==> flow/design.v <==
module baud_rate_generator (
  input wire clk,                   
  input wire rst_n,                 
  output reg baud_rate_signal       
);
  parameter BAUD_RATE_NUMBER = 20;  
  reg baud_rate_next;               
  reg [13:0] counter;               
  reg [13:0] next_counter;          
  always @(posedge clk or negedge rst_n) begin
    if (!rst_n) begin
      counter <= BAUD_RATE_NUMBER - 1;  
      baud_rate_signal <= 1'b0;         
    end else begin
      counter <= next_counter;          
      baud_rate_signal <= baud_rate_next;  
    end
  end
  always @(*) begin
    if (counter == 1) begin
      baud_rate_next = 1'b0;                
      next_counter = counter - 1;           
    end else if (counter == 0) begin
      baud_rate_next = 1'b1;                
      next_counter = BAUD_RATE_NUMBER - 1;  
    end else begin
      baud_rate_next = 1'b0;                
      next_counter = counter - 1;           
    end
  end
endmodule
# Reports on baud_rate_generator
# Tool output for the design above, in the order of the flow.
# Line numbers count from 1 in the design file above.
# Library cell names are shortened.
# Not given: n/a
# inputs
top,baud_rate_generator
clock,clk
lib,sky130hd
corner,tt_025C_1v80

# Word-level counts
# Source: Yosys, flattened and elaborated, memories not mapped. Widths are those after wreduce; folded enables and synchronous resets count as part of the registers. Registers that Yosys merges into a memory's read port (data or address) are not register bits. Print and check cells do not count. Equal cells are merged and count once.
# bits
mem_count,0
output_inout_bits,1
romBits,0
register_bits,15
clocked_rd_ports_x_width,0
wordCells,9
latch_bits,0
ram_bits,0
# classes
n_cmp,0
reduce_logical,1
n_addsub,1
multipliers,0
n_div,0
mux,4
shift,0
eq_ne,1
bitwise,0
# ops
op,count
2-to-1 mux 14 bit,2
subtractor 14 x 1 -> 14 bit (second input constant),1
equality test 14 x 1 -> 1 bit (second input constant),1
logical NOT 14 bit,1
2-to-1 mux 1 bit,2

# Longest topological paths
# Depth = most cells in a row (Yosys ltp): at word level without a register or memory, in the mapped netlist without a sequential cell, where the memories' decode and read muxes count.
# depth
ltp_word,3
ABC_AREA,1
ltp_mapped,9
ltp_nobuf,8

# After synthesis
# The flow's flattened synthesis, as Yosys stat reports it; memories are mapped. The netlist is that of the ABC_AREA named above (0 if unset); the other value can give another one.
# Totals and module areas in this step are rounded.
# synth_totals
ffs,15
n_buf,1
sequential_area_um2,380
area_um2,830
cells,110
# by_type
type,count,area_total_um2
dfrtp_1,12,300.288
nor2_1,22,82.579
dfstp_2,3,78.826
nand2_1,20,75.072
inv_1,19,71.318
nand3_1,9,45.043
ha_1,3,37.536
a21oi_1,7,35.034
nor2_2,4,25.024
o21ai_0,3,15.014
buf_6,1,11.261
nor2_4,1,11.261
nand3_2,1,10.01
o21ai_2,1,8.758
xnor2_1,1,8.758
nand2_2,1,6.256
or2_2,1,6.256
inv_2,1,3.754

# Timing after synthesis
# Path of least setup slack by OpenSTA after synthesis, without wires, with an ideal clock, recovery checks aside; 20% of the period is set as input and as output delay. Where synthesis merged equal registers, the netlist keeps one of their names.
# synth_path
kind,reg-to-reg
start,register counter[1]
end,register counter[9]
tclk_ns,2.08
n_path_buf,1
driving_pins,10
path_delay_ns,1.343
launch_ns,0.000
required_time_ns,1.961
path_slack_ns,0.737
t_arrival_ns,1.224
setup_ns,0.119
period_less_setup_slack_ns,1.343
# "path_delay_ns" is the arrival time less input delay plus setup time.
# "driving_pins" counts driving pins, that of a launching flip-flop among them; a cell with two outputs on the path counts twice.
# "period_less_setup_slack_ns" = period - worst setup slack (recovery checks aside). The figure is calculated, with input and output delays left at 20% of the set period.
# The rows between start and end are the longest chain of elaborated cells between them; the timing report does not say that the signal goes this way. Where chains are equally long, one stands for them.
# Each line given opens the expression or statement behind the cell; cells for indexed reads and writes are added by Yosys, which also makes memories of some case tables.
# synth_between
cell_sequence,dfstp_2 > inv_1 > ha_1 > inv_1 > nand3_1 > nor2_1 > nand2_2 > buf_6 > nand2_1 > nor2_1
elab_chain_cells,3
cone_cells,5
cone_classes,1 x add/sub; 1 x eq/ne; 2 x mux; 1 x reduce/logical
# synth_rtl
element,line_no,text
"start, declared",8,reg [13:0] counter;
"start, assigned",12,counter <= BAUD_RATE_NUMBER - 1;
"start, assigned",15,counter <= next_counter;
subtractor 14 x 1 -> 14 bit,28,next_counter = counter - 1;
2-to-1 mux 14 bit,23,end else if (counter == 0) begin
2-to-1 mux 14 bit,20,if (counter == 1) begin
"end, assigned",12,
"end, assigned",15,
"end, declared",8,

# Path in the finished layout
# From the final timing report of run 1: the path of least setup slack in the routed layout; clock arrival at registers is part of the times.
# layout_path
kind,reg-to-output
start,register baud_rate_signal
end,output port baud_rate_signal
tclk_ns,3.17
launch_ns,0.29
path_slack_ns,1.40
n_path_buf,1
output_delay_ns,0.63
driving_pins,2
t_arrival_ns,1.14
required_time_ns,2.54
# layout_between
cell_sequence,dfrtp_1 > clkdlybuf4s50_1
elab_chain_cells,0
cone_cells,0
# layout_rtl
element,line_no,text
"start, declared",4,output reg baud_rate_signal
"start, assigned",13,baud_rate_signal <= 1'b0;
"start, assigned",16,baud_rate_signal <= baud_rate_next;
"end, declared",4,

# Stored flow runs of baud_rate_generator (2 of them; Yosys, OpenROAD, sky130hd). They differ in their settings and are not a sequence. Constraints: input delay and output delay 20% of the set period each, output load 0.01 pF.
# By "achieved_clock_period_ns" is meant the clock period of the run minus its worst setup slack. This is arithmetic on one report: input and output delays are still those of the set period (20% each).
# By "critical_path_time_ns" is meant the share of the clock period that the worst setup path is allowed (20% is reserved at inputs, 20% at outputs), minus its slack. Clock arrival times at its registers enter into it.
# By "power_w" is meant OpenSTA's value without simulated activity: inputs other than the clock are taken to toggle once in ten clock periods, and the tool carries that through the logic.
# The results are shown rounded.
# A setting shown as - is not set for that run.
run name,period_ns,CORE_UTILIZATION,SETUP_SLACK_MARGIN,PLACE_DENSITY_LB_ADDON,CORE_ASPECT_RATIO,CELL_PAD_IN_SITES_DETAIL_PLACEMENT,TNS_END_PERCENT,ABC_AREA,CAP_MARGIN,SLEW_MARGIN,MIN_ROUTING_LAYER,MAX_ROUTING_LAYER,CORE_MARGIN,CELL_PAD_IN_SITES_GLOBAL_PLACEMENT,critical_path_time_ns,timing.worst_path_kind,setup_tns_ns,finalCellArea_um2,setup_ws_ns,achieved_clock_period_ns,power_w,utilization_pct,yosys.chip_area_um2,die_footprint_um2
run 1,3.17,54,0.15,0.04,1.28,0,50,1,20,10,met2,met5,2,-,1.14,reg-to-output,0.000,890,1.4,1.772,0.00031,60,830,1900
run 2,1.5,28,-,0.16,1.06,-,100,1,20,40,-,-,2,0,1.41,reg-to-reg,0.000,1000,0.090,1.410,0.00066,35,830,3400
